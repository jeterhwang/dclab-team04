==> flow/design.v <==
module RS232 (
    input         avm_rst,
    input         avm_clk,
    output  [4:0] avm_address,
    output        avm_read,
    input  [31:0]  avm_readdata,
    output        avm_write,
    output [31:0]  avm_writedata,
    input         avm_waitrequest,
    output [7:0] user_data,
    output       read_finished,
    input  [7:0] computer_data,
    input        ready_to_send
);
localparam RX_BASE     = 0*4;
localparam TX_BASE     = 1*4;
localparam STATUS_BASE = 2*4;
localparam TX_OK_BIT   = 6;
localparam RX_OK_BIT   = 7;
localparam S_READ_READY = 0;
localparam S_GET_DATA = 1;
localparam S_WAIT_WRITE = 2;
localparam S_SEND_DATA = 3;
logic [2:0] state_r, state_w;
logic [4:0] avm_address_r, avm_address_w;
logic avm_read_r, avm_read_w, avm_write_r, avm_write_w;
logic [7:0] data_r,data_w;
logic [7:0] in_data_r,in_data_w;
logic  finish_r,finish_w;
assign avm_address = avm_address_r;
assign avm_read = avm_read_r;
assign avm_write = avm_write_r;
assign avm_writedata = data_r[7:0];
assign user_data = in_data_r;
assign read_finished = finish_r;
always_comb begin
	 state_w = state_r;
    avm_read_w = avm_read_r;
    avm_write_w = avm_write_r;
    data_w = data_r;
    in_data_w = in_data_r;
    avm_address_w = avm_address_r;
	 finish_w = finish_r;
    case(state_r)
        S_GET_DATA: begin
            avm_read_w = 1;
            avm_write_w = 0;
            if(!avm_waitrequest) begin
                if (avm_readdata[RX_OK_BIT] && (avm_address_r == STATUS_BASE)) begin
                    state_w = state_r;
                    avm_address_w = RX_BASE;
                    in_data_w = in_data_r;
                    data_w = data_r;
                end
                else if (avm_address_r == RX_BASE) begin
                 	  finish_w = 1;
                    state_w = S_WAIT_WRITE;
                    avm_address_w = STATUS_BASE;
                    data_w = avm_readdata[7:0];
                    in_data_w = avm_readdata[7:0];
                end
                else begin
                    state_w = state_r;
                    avm_address_w = avm_address_r;
                    data_w = data_r;
                    in_data_w = in_data_r;
                    avm_read_w = avm_read_r;
                    avm_write_w = avm_write_r;
                end
            end
            else begin
                state_w = state_r;
                avm_address_w = avm_address_r;
                in_data_w = in_data_r;
                data_w = data_r;
                avm_read_w = avm_read_r;
                avm_write_w = avm_write_r;
            end
		end
      S_WAIT_WRITE:begin
            if(ready_to_send == 1)begin
                state_w = S_SEND_DATA;
            end
        end
		S_SEND_DATA: begin
            avm_read_w = 1;
            avm_write_w = 0;
            if(!avm_waitrequest) begin
                if(avm_readdata[TX_OK_BIT] && (avm_address_r == STATUS_BASE))begin
                    state_w = state_r;
                    avm_address_w = TX_BASE;
                    avm_read_w = 0;
                    avm_write_w = 1;
                end
                else if (avm_address_r == TX_BASE) begin
                    state_w = S_GET_DATA;
						  data_w = computer_data;
                    avm_address_w = STATUS_BASE;
                    avm_read_w = 1;
                    avm_write_w = 0;
                end
                else begin
                    state_w = state_r;
                    avm_address_w = avm_address_r;
                    avm_read_w = avm_read_r;
                    avm_write_w = avm_write_r;
                end 
            end
            else begin
                state_w = state_r;
                avm_address_w = avm_address_r;
                avm_read_w = avm_read_r;
                avm_write_w = avm_write_r;
            end
        end
        default: begin
            state_w = state_r;
            avm_read_w = avm_read_r;
            avm_write_w = avm_write_r;
            in_data_w = in_data_r;
            data_w = data_r;
            avm_address_w = avm_address_r;
        end
	endcase
end
always_ff @(posedge avm_clk or negedge avm_rst) begin
    if (!avm_rst) begin
        data_r          <= 8'b0;
        in_data_r       <= 8'b0;
        finish_r        <= 0;
        avm_address_r   <= STATUS_BASE;
        avm_read_r      <= 1;
        avm_write_r     <= 0;
        state_r         <= S_GET_DATA;
    end 
    else begin
        data_r          <= data_w;
        in_data_r       <= in_data_w;
        finish_r        <= finish_w;
        avm_address_r   <= avm_address_w;
        avm_read_r      <= avm_read_w;
        avm_write_r     <= avm_write_w;
        state_r         <= state_w;
    end
end
endmodule
Step by step through the tools: RS232
What the tools print for RS232, step after step.
Lines are those of the file above, counted from 1.
{"block": "inputs", "top_module": "RS232", "clk_port": "avm_clk", "cell_library": "sky130hd", "corner": "tt_025C_1v80"}

Word level
Counts by Yosys on the flattened word-level netlist (proc, flatten, opt, wreduce; memories kept). Register bits leave out memories and registers merged into their read ports (data or address). Print and check cells are left out. Cells with the same type and inputs are merged into one.
{"block": "bits", "input_bits": 44, "wordCells": 68, "reg_bits": 27, "output_inout_bits": 48}
{"block": "classes", "logic": 2, "n_eq": 14, "muxes": 36, "reduce_logical": 9}
{"block": "op_table", "cell": "two-way mux 8 bit", "n": 6}
{"block": "op_table", "cell": "two-way mux 5 bit", "n": 6}
{"block": "op_table", "cell": "two-way mux 3 bit", "n": 7}
{"block": "op_table", "cell": "case mux 8 bit (select 2 bit)", "n": 1}
{"block": "op_table", "cell": "!= test 2 bit with constant B", "n": 7}
{"block": "op_table", "cell": "two-way mux 1 bit", "n": 12}
{"block": "op_table", "cell": "case mux 5 bit (select 2 bit)", "n": 1}
{"block": "op_table", "cell": "case mux 3 bit (select 3 bit)", "n": 1}
{"block": "op_table", "cell": "AND reduction 8 bit", "n": 1}
{"block": "op_table", "cell": "AND reduction 7 bit", "n": 1}
{"block": "op_table", "cell": "equality test 3 x 2 -> 1 bit with constant B", "n": 2}
{"block": "op_table", "cell": "!= test 3 bit with constant B", "n": 2}
{"block": "op_table", "cell": "equality test 5 x 3 -> 1 bit with constant B", "n": 1}
{"block": "op_table", "cell": "equality test 5 x 4 -> 1 bit with constant B", "n": 1}
{"block": "op_table", "cell": "logical NOT 5 bit", "n": 1}
{"block": "op_table", "cell": "AND reduction 5 bit", "n": 1}
{"block": "op_table", "cell": "AND reduction 4 bit", "n": 1}
{"block": "op_table", "cell": "case mux 1 bit (select 2 bit)", "n": 2}
{"block": "op_table", "cell": "equality test 3 x 1 -> 1 bit with constant B", "n": 1}
{"block": "op_table", "cell": "nonzero test 3 bit", "n": 1}
{"block": "op_table", "cell": "logical AND 1 bit", "n": 2}
{"block": "op_table", "cell": "inverter 1 bit", "n": 2}
{"block": "op_table", "cell": "nonzero test 2 bit", "n": 1}

Depth
Longest topological path by Yosys (ltp), each cell counted once; first at word level (registers and memories cut), then after technology mapping (sequential cells cut; the memories' decode and read muxes count).
{"block": "depth", "word_depth": 5, "abc_area": 0, "ltp_mapped": 6, "depth_no_buf": 4}

Synthesis result
Source: synth_stat.txt of the flow (Yosys; design flattened, memories mapped). It holds for the ABC_AREA given above (unset counts as 0); a run with the other value may have another netlist.
{"block": "types", "cell": "sky130_fd_sc_hd__dfrtp_1", "n": 20, "area_total_um2": 500.48}
{"block": "types", "cell": "sky130_fd_sc_hd__buf_4", "n": 28, "area_total_um2": 210.202}
{"block": "types", "cell": "sky130_fd_sc_hd__mux2_4", "n": 8, "area_total_um2": 120.115}
{"block": "types", "cell": "sky130_fd_sc_hd__mux2i_1", "n": 8, "area_total_um2": 80.077}
{"block": "types", "cell": "sky130_fd_sc_hd__dfstp_2", "n": 3, "area_total_um2": 78.826}
{"block": "types", "cell": "sky130_fd_sc_hd__nand2_1", "n": 11, "area_total_um2": 41.29}
{"block": "types", "cell": "sky130_fd_sc_hd__o21ai_1", "n": 7, "area_total_um2": 35.034}
{"block": "types", "cell": "sky130_fd_sc_hd__buf_6", "n": 2, "area_total_um2": 22.522}
{"block": "types", "cell": "sky130_fd_sc_hd__buf_12", "n": 1, "area_total_um2": 20.019}
{"block": "types", "cell": "sky130_fd_sc_hd__a2bb2oi_1", "n": 2, "area_total_um2": 17.517}
{"block": "types", "cell": "sky130_fd_sc_hd__o21ai_4", "n": 1, "area_total_um2": 16.266}
{"block": "types", "cell": "sky130_fd_sc_hd__nor3b_1", "n": 2, "area_total_um2": 15.014}
{"block": "types", "cell": "sky130_fd_sc_hd__a31oi_2", "n": 1, "area_total_um2": 12.512}
{"block": "types", "cell": "sky130_fd_sc_hd__nor3b_2", "n": 1, "area_total_um2": 12.512}
{"block": "types", "cell": "sky130_fd_sc_hd__and3_4", "n": 1, "area_total_um2": 11.261}
{"block": "types", "cell": "sky130_fd_sc_hd__a21oi_1", "n": 2, "area_total_um2": 10.01}
{"block": "types", "cell": "sky130_fd_sc_hd__a22o_1", "n": 1, "area_total_um2": 8.758}
{"block": "types", "cell": "sky130_fd_sc_hd__and3b_1", "n": 1, "area_total_um2": 8.758}
Other cell types: 14; their cells: 15.
{"block": "synth_totals", "mapped_area_um2": 1310.0, "sequential_area_um2": 579.3, "n_buf": 32, "ff_cells": 23, "cell_count": 115}

Timing after synthesis
OpenSTA on the mapped netlist: ideal clock, no wires. The path of least setup slack (recovery checks aside). Input and output delay are each 20% of the period. Register names are those of the netlist, which keeps one name where synthesis merged equal registers.
{"block": "synth_path", "path_kind": "reg2reg", "start": "register avm_address_r[3]", "end": "register in_data_r[0]", "t_first_pin_ps": 0, "path_buffers": 1, "required_ps": 1535, "setup_time_ps": 125, "tclk_ps": 1660, "path_slack_ps": 264, "driving_pins": 5, "delay_ps": 1396, "t_arrival_ps": 1271, "synth_period_reached_ps": 1396}
"delay_ps" = arrival - input delay + setup time.
"driving_pins" counts driving pins, that of a launching flip-flop among them; a cell with two outputs on the path counts twice.
"synth_period_reached_ps" = period - worst setup slack (recovery checks aside). The figure is calculated, with input and output delays left at 20% of the set period.
Between the ends stands the longest chain of elaborated cells between them, by number of cells; it is not shown to be the way that was timed. Of several equally long chains one is given.
A line is the first line of the expression or statement that the cell stems from. Yosys adds cells for indexed reads and writes and turns some case tables into memories.
{"block": "synth_via", "path_cell_list": "sky130_fd_sc_hd__dfstp_2 sky130_fd_sc_hd__nor2_2 sky130_fd_sc_hd__and3_4 sky130_fd_sc_hd__buf_12 sky130_fd_sc_hd__mux2_4", "elab_chain_len": 4, "cone_cells": 5, "cone_classes": "1 x eq/ne; 1 x logic; 3 x reduce/logical"}
{"block": "synth_lines", "item": "start: declaration", "line_no": 25, "source": "logic [4:0] avm_address_r, avm_address_w;"}
{"block": "synth_lines", "item": "start: assignment", "line_no": 131, "source": "avm_address_r   <= STATUS_BASE;"}
{"block": "synth_lines", "item": "start: assignment", "line_no": 140, "source": "avm_address_r   <= avm_address_w;"}
{"block": "synth_lines", "item": "equality test 5 x 4 -> 1 bit", "line_no": 49, "source": "if (avm_readdata[RX_OK_BIT] && (avm_address_r == STATUS_BASE)) begin"}
{"block": "synth_lines", "item": "logical AND 1 bit", "line_no": 49}
{"block": "synth_lines", "item": "inverter 1 bit"}
{"block": "synth_lines", "item": "AND reduction 4 bit"}
{"block": "synth_lines", "item": "end: assignment", "line_no": 129, "source": "in_data_r       <= 8'b0;"}
{"block": "synth_lines", "item": "end: assignment", "line_no": 138, "source": "in_data_r       <= in_data_w;"}
{"block": "synth_lines", "item": "end: declaration", "line_no": 28, "source": "logic [7:0] in_data_r,in_data_w;"}

Path in the finished layout
Path of least setup slack in the final report of run 1 (OpenROAD, finished layout, wires in). Where an end is a register, its clock arrival counts in the times.
The report prints the path's times to 10 ps; the period is as set.
{"block": "layout_path", "path_kind": "reg2out", "start": "register in_data_r[3]", "end": "output port user_data[3]", "output_delay_ps": 310, "path_buffers": 1, "driving_pins": 2, "required_ps": 1240, "t_first_pin_ps": 320, "tclk_ps": 1550, "t_arrival_ps": 1270, "path_slack_ps": -30}
{"block": "layout_via", "path_cell_list": "sky130_fd_sc_hd__dfrtp_1 sky130_fd_sc_hd__clkdlybuf4s50_1", "elab_chain_len": 0, "cone_cells": 0, "cone_lines": 0}
{"block": "layout_lines", "item": "start: declaration", "line_no": 28, "source": "logic [7:0] in_data_r,in_data_w;"}
{"block": "layout_lines", "item": "start: assignment", "line_no": 129, "source": "in_data_r       <= 8'b0;"}
{"block": "layout_lines", "item": "start: assignment", "line_no": 138, "source": "in_data_r       <= in_data_w;"}
{"block": "layout_lines", "item": "end: declaration", "line_no": 10, "source": "output [7:0] user_data,"}

Design RS232 on sky130hd. What follows are 2 stored runs of the flow, each under its own settings; their order means nothing. The constraints put input and output delay at 20% of the set period each and load the outputs with 0.01 pF.
"period_reached_ps" = clock period - worst setup slack. The figure is calculated, with input and output delays left at 20% of the set period.
By "totalPower_mw" is meant OpenSTA's value without simulated activity: inputs other than the clock are taken to toggle once in ten clock periods, and the tool carries that through the logic.

{"run": "run 1", "settings": { "period_ns": 1.55, "CORE_UTILIZATION": 67, "CAP_MARGIN": 20, "CORE_MARGIN": 2, "SLEW_MARGIN": 20 }, "results": { "dieArea_um2": 2325.2, "finish.stdcell_area_um2": 1744.2, "totalPower_mw": 1.021, "worst_setup_slack_ps": -32, "synth_chip_area_um2": 1310.0, "final_setup_tns_ps": -53, "final_util_pct": 97.8, "period_reached_ps": 1582 }}
{"run": "run 2", "settings": { "period_ns": 0.897, "CORE_UTILIZATION": 45, "SETUP_SLACK_MARGIN": -0.04, "CELL_PAD_IN_SITES_DETAIL_PLACEMENT": 0, "GPL_TIMING_DRIVEN": 0, "CTS_CLUSTER_SIZE": 53, "CTS_CLUSTER_DIAMETER": 308, "CAP_MARGIN": 40, "MIN_ROUTING_LAYER": "met2", "MAX_ROUTING_LAYER": "met5", "CORE_MARGIN": 2, "SLEW_MARGIN": 20 }, "results": { "dieArea_um2": 3358.8, "finish.stdcell_area_um2": 2130.8, "totalPower_mw": 1.824, "worst_setup_slack_ps": -514, "synth_chip_area_um2": 1310.0, "final_setup_tns_ps": -13500, "final_util_pct": 77.3, "period_reached_ps": 1411 }}
