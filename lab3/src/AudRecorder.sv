==> flow/design.v <==
module AudRecorder(
    input   i_rst_n,
    input   i_clk,
    input   i_lrc,
    input   i_start,
    input   i_pause,
    input   i_stop,
    input   i_data,
    output  [19:0] o_address,
    output  [15:0] o_data,
    output  o_finish
);
parameter S_IDLE 		= 4'd0;
parameter S_WAIT 		= 4'd1;
parameter S_REC 		= 4'd2;
parameter S_PAUSE 	= 4'd3;
parameter S_FINISH 	= 4'd4;
logic [3:0] state_r, state_w;
logic [19:0] address_r, address_w;
logic [15:0] data_r, data_w;
logic [4:0] counter_r, counter_w;
logic cycle_w, cycle_r;
logic pause_w, pause_r;
logic finish_r, finish_w;
assign o_address    = address_r;
assign o_data       = data_r;
assign o_finish     = finish_r;
always_comb begin
    state_w             = state_r;
    address_w           = address_r;
    data_w              = data_r;
    counter_w           = counter_r;
    finish_w            = finish_r;
    cycle_w             = cycle_r;
	 if(i_start) pause_w = ~pause_r;
	 else pause_w = pause_r;
	 case (state_r) 
        S_IDLE: begin
            if(i_start) begin    
                state_w = S_WAIT;
                data_w = 16'd0;
                counter_w = 0;
                finish_w  = 0;
                address_w = 0;
					 pause_w   = 0;
            end
        end
        S_WAIT: begin
            if(i_stop) begin
                finish_w = 1;
                state_w = S_FINISH;
            end
				else if(i_lrc) begin
					counter_w = 0;
					cycle_w = 0;
				end
				else if(!i_lrc && pause_r == 0 && cycle_r == 0) begin
					data_w[15-counter_r] = i_data;
					counter_w = counter_r+1;
					state_w = S_REC;
				end
        end
        S_REC: begin
				if(address_r == 20'd1024000 || i_stop) begin
                state_w = S_FINISH;
                counter_w = counter_r;
                data_w = data_r;
                finish_w = 1;
            end 
				else begin
                if(counter_r == 16) begin
                    address_w = address_r+1;
                    counter_w = counter_r;
                    cycle_w = 1;
                    state_w = S_WAIT;
                end
                else begin
                    data_w[15-counter_r] = i_data;
                    counter_w = counter_r+1;
                end
            end
        end
        S_FINISH: begin
            state_w = S_IDLE;
        end
    endcase
end
always_ff @(negedge i_clk or negedge i_rst_n) begin
    if (!i_rst_n) begin
        state_r             <= S_IDLE;
        address_r           <= 0;
        data_r              <= 0;
        counter_r           <= 0;
        finish_r            <= 0;
        pause_r             <= 1;
        cycle_r             <= 0;
    end
    else begin
        state_r             <= state_w;
        address_r           <= address_w;
        data_r              <= data_w;
        counter_r           <= counter_w;
        finish_r            <= finish_w;
        pause_r             <= pause_w;
        cycle_r             <= cycle_w;
    end
end
endmodule
=== Reports on AudRecorder ===
What the tools print for AudRecorder, step after step.
Line numbers count from 1 in the design file above.
The mark - stands for no value.

* Top module: AudRecorder
* Clock: i_clk
* Library: sky130hd
* Library corner: tt_025C_1v80

=== Elaborated design ===
Yosys after proc, flatten, opt, wreduce and memory -nomap, before mapping. Memory bits, and registers merged into a memory's read port (data or address), are not among the register bits. Print and check cells are not counted. Equal cells are merged and count once.

* Flip-flop bits (word level): 48
* Latch bits: 0
* RAM bits: 0
* Bits in read-only memories: 0
* Clocked read ports x word width: 0
* Memories: 0
* Input bits: 7
* Output and inout port bits: 37
* Word-level cells: 89

* Add/sub/neg operators: 4
* $mul: 0
* Divide/modulo/power cells: 0
* Order comparisons: 0
* Equality and inequality tests: 19
* Shifts and indexed selects: 2
* Muxes and demuxes: 37
* Bitwise operators: 5
* Reductions and logical operators: 15

{| class="wikitable"
|+ Operator list
! cell !! number
|-
| 16-bit 2-to-1 mux || 6
|-
| 20-bit 2-to-1 mux || 3
|-
| 16-bit case mux with 3-bit select || 1
|-
| 20-bit case mux with 2-bit select || 1
|-
| 1-bit by 33-bit variable shift with 16-bit output || 1
|-
| 1-bit by 33-bit variable shift with 16-bit output with constant A || 1
|-
| 32-bit negator with 33-bit output || 1
|-
| 5-bit 2-to-1 mux || 6
|-
| 4-bit 2-to-1 mux || 6
|-
| 2-bit != test with constant B || 10
|-
| 20-bit by 1-bit adder with 20-bit output with constant B || 1
|-
| 20-bit equality test with constant B || 1
|-
| 16-bit AND || 1
|-
| 16-bit OR || 1
|-
| 16-bit NOT || 1
|-
| 4-bit case mux with 4-bit select || 1
|-
| 5-bit case mux with 3-bit select || 1
|-
| 3-bit != test with constant B || 4
|-
| 5-bit AND reduction || 2
|-
| 1-bit 2-to-1 mux || 10
|-
| 4-bit AND reduction || 2
|-
| 7-bit AND reduction || 1
|-
| 4-bit by 5-bit subtractor with 6-bit output with constant A || 1
|-
| 6-bit AND reduction || 1
|-
| 5-bit by 1-bit adder with 5-bit output with constant B || 1
|-
| 5-bit equality test with constant B || 1
|-
| 2-bit nonzero test || 2
|-
| 4-bit by 1-bit equality test with 1-bit output with constant B || 1
|}

Not listed: further kinds 11, cells in them 13.

=== Logic depth ===
Yosys ltp: most cells in a row. Word level: on the elaborated netlist, between registers, memories and ports. Mapped: between sequential cells and ports; inverters and the memories' decode and read muxes count.

* Depth after elaboration: 10
* ABC_AREA: 0
* Mapped depth: 12
* Depth with buffers taken out: 12

=== Netlist ===
Yosys stat after the flow's synthesis: flattened, memories mapped to cells. It holds for the ABC_AREA given above (unset counts as 0); a run with the other value may have another netlist.
Totals and module areas in this step are rounded.

{| class="wikitable"
|+ Cells by type
! type !! number !! total area (um^2)
|-
| sky130_fd_sc_hd__dfrtn_1 || 46 || 1.15E+03
|-
| sky130_fd_sc_hd__o21ai_0 || 31 || 155.149
|-
| sky130_fd_sc_hd__nand2_1 || 37 || 138.883
|-
| sky130_fd_sc_hd__ha_1 || 11 || 137.632
|-
| sky130_fd_sc_hd__nor2_1 || 30 || 112.608
|-
| sky130_fd_sc_hd__xnor2_1 || 12 || 105.101
|-
| sky130_fd_sc_hd__a21oi_1 || 20 || 100.096
|-
| sky130_fd_sc_hd__nand3_1 || 20 || 100.096
|-
| sky130_fd_sc_hd__inv_1 || 23 || 86.333
|-
| sky130_fd_sc_hd__nor3_1 || 14 || 70.067
|-
| sky130_fd_sc_hd__dfstp_2 || 2 || 52.55
|-
| sky130_fd_sc_hd__or3_1 || 7 || 43.792
|-
| sky130_fd_sc_hd__nor4bb_1 || 4 || 40.038
|-
| sky130_fd_sc_hd__nor4_1 || 6 || 37.536
|-
| sky130_fd_sc_hd__o211ai_1 || 5 || 37.536
|-
| sky130_fd_sc_hd__o22ai_1 || 5 || 31.28
|-
| sky130_fd_sc_hd__clkbuf_1 || 8 || 30.029
|-
| sky130_fd_sc_hd__a2111oi_4 || 1 || 27.526
|}

Not listed: further types 32, cells in them 52.

* Cell count: 334
* Chip area (Yosys): 2,890 um^2
* Area of sequential cells: 1,200 um^2
* Mapped flip-flops: 48
* Buffers: 11

Ticket comment

Design AudRecorder on sky130hd. What follows are 2 stored runs of the flow, each under its own settings; their order means nothing. The constraints put input and output delay at 20% of the set period each and load the outputs with 0.01 pF.
"total power after layout": no workload was simulated; the value follows from the tool's default switching activity.
The results are shown rounded.

=== Entry A ===
{| class="wikitable"
! Setting !! Value
|-
| period_ns || 5.55
|-
| CORE_UTILIZATION || 18
|-
| PLACE_DENSITY || 0.7
|-
| CELL_PAD_IN_SITES_DETAIL_PLACEMENT || 0
|-
| ABC_AREA || 0
|-
| SLEW_MARGIN || 35
|-
| MIN_ROUTING_LAYER || met1
|-
| CAP_MARGIN || 20
|-
| CORE_MARGIN || 2
|-
! Result !! Value
|-
| Mapped cell area after synthesis || 2,890 um^2
|-
| Overall die area || 17,100 um^2
|-
| Standard-cell area after routing || 3,900 um^2
|-
| Post-route utilization || 24.6 %
|-
| Lowest setup slack || 0.030 ns
|-
| Post-route setup TNS || 0.000 ns
|-
| Worst hold slack || 0.459 ns
|-
| Total power after layout || 0.000748 W
|}

=== Entry B ===
{| class="wikitable"
! Setting !! Value
|-
| period_ns || 10.1
|-
| CORE_UTILIZATION || 29
|-
| PLACE_DENSITY_LB_ADDON || 0.25
|-
| CELL_PAD_IN_SITES_GLOBAL_PLACEMENT || 2
|-
| CELL_PAD_IN_SITES_DETAIL_PLACEMENT || 2
|-
| TNS_END_PERCENT || 15
|-
| ABC_AREA || 0
|-
| CTS_CLUSTER_DIAMETER || 61
|-
| CAP_MARGIN || 5
|-
| SLEW_MARGIN || 5
|-
| MAX_ROUTING_LAYER || met4
|-
| CORE_MARGIN || 2
|-
! Result !! Value
|-
| Mapped cell area after synthesis || 2,890 um^2
|-
| Overall die area || 10,800 um^2
|-
| Standard-cell area after routing || 3,540 um^2
|-
| Post-route utilization || 36.4 %
|-
| Lowest setup slack || 0.919 ns
|-
| Post-route setup TNS || 0.000 ns
|-
| Worst hold slack || 0.464 ns
|-
| Total power after layout || 0.000333 W
|}
