==> flow/design.v <==
module LCD_datacontroll(
    input   i_clk,
    input   i_start,
    input   i_rst_n,
    input  [7:0] i_LCD_data,
    output [7:0] o_LCD_data,
    output  o_LCD_EN,
    output  o_LCD_RS,
    output  o_LCD_RW,
    output  o_write_fin
);
parameter S_IDLE     = 4'd0;
parameter S_RISE    = 4'd1;
parameter S_HOLD     = 4'd2;
parameter S_FALL     = 4'd3;
logic [3:0] state_r, state_w;
logic [10:0] count_r, count_w;
logic finish_r, finish_w;
assign o_LCD_data   = (state_r == S_IDLE) ? 8'b00000000 : i_LCD_data;
assign o_LCD_EN     = (state_r == S_HOLD) ? 1'b1 : 1'b0;
assign o_LCD_RS     = (state_r == S_IDLE) ? 1'b0 : 1'b1;
assign o_LCD_RW     = (state_r == S_IDLE) ? 1'b0 : 1'b0;
assign o_write_fin  = finish_r;
always_comb begin
    state_w = state_r;
	 count_w = count_r;
	 finish_w = finish_r;
    case(state_r)
        S_IDLE: begin
            finish_w = 1'b0;
				if(i_start) begin
                state_w = S_RISE;
					 count_w = 11'd0;
				end
        end
        S_RISE: begin
            if(count_r == 11'd500)
					state_w     = S_HOLD;
				count_w = count_r + 11'd1;
        end
        S_HOLD: begin
            if(count_r == 11'd1500)
					state_w     = S_FALL;
				count_w = count_r + 11'd1;
		  end
        S_FALL: begin
            if(count_r == 11'd2000) begin
					state_w     = S_IDLE;
					finish_w = 1'b1;
				end
				count_w = count_r + 11'd1;
        end
    endcase    
end
always_ff @(posedge i_clk or negedge i_rst_n) begin
    if(!i_rst_n) begin
        state_r     <= S_IDLE;
		  count_r	  <= 11'd0;
		  finish_r    <= 1'b0;
    end
    else begin
        state_r     <= state_w;
		  count_r	  <= count_w;
		  finish_r    <= finish_w;
    end
end
endmodule
Step by step through the tools: LCD_datacontroll
The steps from the RTL of LCD_datacontroll to its reports follow in flow order.
Line numbers count from 1 in the design file above.
Library cell names are shortened.
{"block": "design", "top": "LCD_datacontroll", "clock": "i_clk", "cell_library": "sky130hd", "lib_corner": "tt_025C_1v80"}

Word-level counts
Yosys after proc, flatten, opt, wreduce and memory -nomap, before mapping. Memory bits, and registers merged into a memory's read port (data or address), are not among the register bits. Print and check cells are not counted. Equal cells are merged and count once.
{"block": "classes", "addsub": 1, "n_eq": 10, "mux": 12, "reduce_logical": 8}
{"block": "op_table", "op": "11-bit equality test (second input constant)", "count": 2}
{"block": "op_table", "op": "11-bit case mux with 2-bit select", "count": 1}
{"block": "op_table", "op": "4-bit case mux with 4-bit select", "count": 1}
{"block": "op_table", "op": "4-bit two-way mux", "count": 4}
{"block": "op_table", "op": "11-bit by 1-bit adder with 11-bit output (second input constant)", "count": 1}
{"block": "op_table", "op": "11-bit by 9-bit equality test with 1-bit output (second input constant)", "count": 1}
{"block": "op_table", "op": "11-bit two-way mux", "count": 1}
{"block": "op_table", "op": "2-bit != test (second input constant)", "count": 4}
{"block": "op_table", "op": "4-bit by 2-bit equality test with 1-bit output (second input constant)", "count": 2}
{"block": "op_table", "op": "8-bit two-way mux", "count": 1}
{"block": "op_table", "op": "5-bit AND reduction", "count": 1}
{"block": "op_table", "op": "2-bit AND reduction", "count": 2}
{"block": "op_table", "op": "2-bit nonzero test", "count": 2}
{"block": "op_table", "op": "4-bit by 1-bit equality test with 1-bit output (second input constant)", "count": 1}
{"block": "op_table", "op": "4-bit logical NOT", "count": 1}
{"block": "op_table", "op": "4-bit nonzero test", "count": 1}
{"block": "op_table", "op": "3-bit OR reduction", "count": 1}
{"block": "op_table", "op": "1-bit two-way mux", "count": 3}
{"block": "op_table", "op": "1-bit case mux with 2-bit select", "count": 1}
{"block": "word_totals", "ff_bits": 16, "in_bits": 11, "output_inout_bits": 12}

Longest topological paths
Longest topological path by Yosys (ltp), each cell counted once; first at word level (registers and memories cut), then after technology mapping (sequential cells cut; the memories' decode and read muxes count).
{"block": "depth", "word_depth": 4, "ABC_AREA": 0, "mapped_depth": 6}

Netlist
The flow's flattened synthesis, as Yosys stat reports it; memories are mapped. The netlist is that of the ABC_AREA named above (0 if unset); the other value can give another one.
{"block": "synth_totals", "cell_count": 101, "synth_area_mm2": 0.0009246, "ffs": 16}
{"block": "by_type", "cell": "dfrtp_1", "count": 15, "area_total_um2": 375.36}
{"block": "by_type", "cell": "nor2b_1", "count": 9, "area_total_um2": 56.304}
{"block": "by_type", "cell": "o21ai_0", "count": 9, "area_total_um2": 45.043}
{"block": "by_type", "cell": "nand2_1", "count": 11, "area_total_um2": 41.29}
{"block": "by_type", "cell": "or3_1", "count": 6, "area_total_um2": 37.536}
{"block": "by_type", "cell": "a21oi_1", "count": 7, "area_total_um2": 35.034}
{"block": "by_type", "cell": "dfstp_2", "count": 1, "area_total_um2": 26.275}
{"block": "by_type", "cell": "inv_1", "count": 7, "area_total_um2": 26.275}
{"block": "by_type", "cell": "xor2_1", "count": 3, "area_total_um2": 26.275}
{"block": "by_type", "cell": "ha_1", "count": 2, "area_total_um2": 25.024}
{"block": "by_type", "cell": "nand4bb_1", "count": 2, "area_total_um2": 22.522}
{"block": "by_type", "cell": "nand4_4", "count": 1, "area_total_um2": 21.27}
{"block": "by_type", "cell": "nand3_2", "count": 2, "area_total_um2": 20.019}
{"block": "by_type", "cell": "nand4_1", "count": 3, "area_total_um2": 18.768}
{"block": "by_type", "cell": "nor4_1", "count": 3, "area_total_um2": 18.768}
{"block": "by_type", "cell": "and4_4", "count": 1, "area_total_um2": 11.261}
{"block": "by_type", "cell": "buf_6", "count": 1, "area_total_um2": 11.261}
{"block": "by_type", "cell": "mux2_2", "count": 1, "area_total_um2": 11.261}
Not listed: further types 14, cells in them 17.

Path before layout
Source: OpenSTA report_checks on the synthesized netlist (no wires, ideal clock, input and output delay 20% of the period each), path of least setup slack; recovery checks are left aside. Register names are those of the netlist, which keeps one name where synthesis merged equal registers.
{"block": "synth_path", "path_type": "reg-to-output", "from": "register state_r", "to": "output port o_LCD_RS", "tclk_ps": 3370, "t_first_pin_ps": 0, "arrival_time_ps": 905, "t_required_ps": 2696, "path_slack_ps": 1791, "delay_ps": 905, "path_stages": 3, "path_buffers": 1, "period_less_setup_slack_ps": 1579}
"delay_ps" = arrival - input delay + setup time.
At an output port there is no setup time.
"path_stages": output pins that drive a net of the path, with the launching flip-flop's if there is one; two outputs of one cell count as two.
"period_less_setup_slack_ps" = period - worst setup slack (recovery checks aside). The figure is calculated, with input and output delays left at 20% of the set period.
An end named without its bit number is one bit of that signal or, where synthesis recoded a state register, one of its new flip-flops.
{"block": "synth_via", "path_cell_list": "dfstp_2 clkbuf_1 inv_1"}
{"block": "synth_rtl", "element": "start, declared", "line": 16, "text": "logic [3:0] state_r, state_w;"}
{"block": "synth_rtl", "element": "start, assigned", "line": 57, "text": "state_r     <= S_IDLE;"}
{"block": "synth_rtl", "element": "start, assigned", "line": 62, "text": "state_r     <= state_w;"}
{"block": "synth_rtl", "element": "end, declared", "line": 8, "text": "output  o_LCD_RS,"}
No chain of elaborated cells between the ends is given.

Worst path after layout
Path of least setup slack in the final report of flow run B (OpenROAD, finished layout, wires in). Where an end is a register, its clock arrival counts in the times.
The report prints the path's times to 10 ps; the period is as set.
{"block": "layout_path", "path_type": "input-to-output", "from": "input port i_LCD_data[0]", "to": "output port o_LCD_data[0]", "tclk_ps": 2660, "input_delay_ps": 530, "t_first_pin_ps": 530, "arrival_time_ps": 1670, "t_required_ps": 2130, "path_slack_ps": 460, "path_stages": 3, "path_buffers": 2}
Between the ends stands the longest chain of elaborated cells between them, by number of cells; it is not shown to be the way that was timed. Of several equally long chains one is given.
A line is the first line of the expression or statement that the cell stems from. Yosys adds cells for indexed reads and writes and turns some case tables into memories.
{"block": "layout_via", "path_cell_list": "clkdlybuf4s50_1 nor2b_1 clkdlybuf4s50_1", "elab_chain_cells": 1}
{"block": "layout_rtl", "element": "start, declared", "line": 5, "text": "input  [7:0] i_LCD_data,"}
{"block": "layout_rtl", "element": "8-bit two-way mux", "line": 19, "text": "assign o_LCD_data   = (state_r == S_IDLE) ? 8'b00000000 : i_LCD_data;"}
{"block": "layout_rtl", "element": "end, declared", "line": 6, "text": "output [7:0] o_LCD_data,"}

==> results <==
Measured results for LCD_datacontroll: 2 stored runs of the Yosys and OpenROAD flow on sky130hd. The settings differ; the order carries no meaning. The constraints put input and output delay at 20% of the set period each and load the outputs with 0.01 pF.
"period_reached_ps": clock period set for the run, less the worst setup slack. It is reckoned from that one timing run; input and output delays stay at 20% of the period that was set.
"worst_setup_path_time_ps" is the time allowed to the run's worst setup path (the clock period less input and output delay, where it has them) less its slack. Clock arrival times count: a late capture clock shortens it, a late launch clock lengthens it.
"design_power_uw": no workload was simulated; the value follows from the tool's default switching activity.
"worst_setup_path_time_ps" is known to 10 ps.

{"run": "flow run A", "settings": { "period_ns": 2.5, "CORE_UTILIZATION": 54, "SETUP_SLACK_MARGIN": 0.52, "PLACE_DENSITY_LB_ADDON": 0.01, "CORE_ASPECT_RATIO": 0.52, "CELL_PAD_IN_SITES_DETAIL_PLACEMENT": 2, "GPL_TIMING_DRIVEN": 1, "CTS_CLUSTER_SIZE": 59, "MIN_ROUTING_LAYER": "met2", "CAP_MARGIN": 20, "CORE_MARGIN": 2, "SLEW_MARGIN": 20 }, "outcome": "no final report: floorplanning broke off with PDN-0185"}
{"run": "flow run B", "settings": { "period_ns": 2.66, "CAP_MARGIN": 20, "CORE_MARGIN": 2, "CORE_UTILIZATION": 40, "SLEW_MARGIN": 20 }, "results": { "post_route_util_pct": 53.2, "cell_area_final_mm2": 0.0011649, "period_reached_ps": 2201, "setup_tns_ps": 0, "dieArea_mm2": 0.0027123, "setup_ws_ps": 459, "design_power_uw": 681.2, "worst_setup_path_time_ps": 1140, "path_kind": "input-to-output", "timing.hold.ws_ps": 524, "yosys_chip_area_mm2": 0.0009246 }}
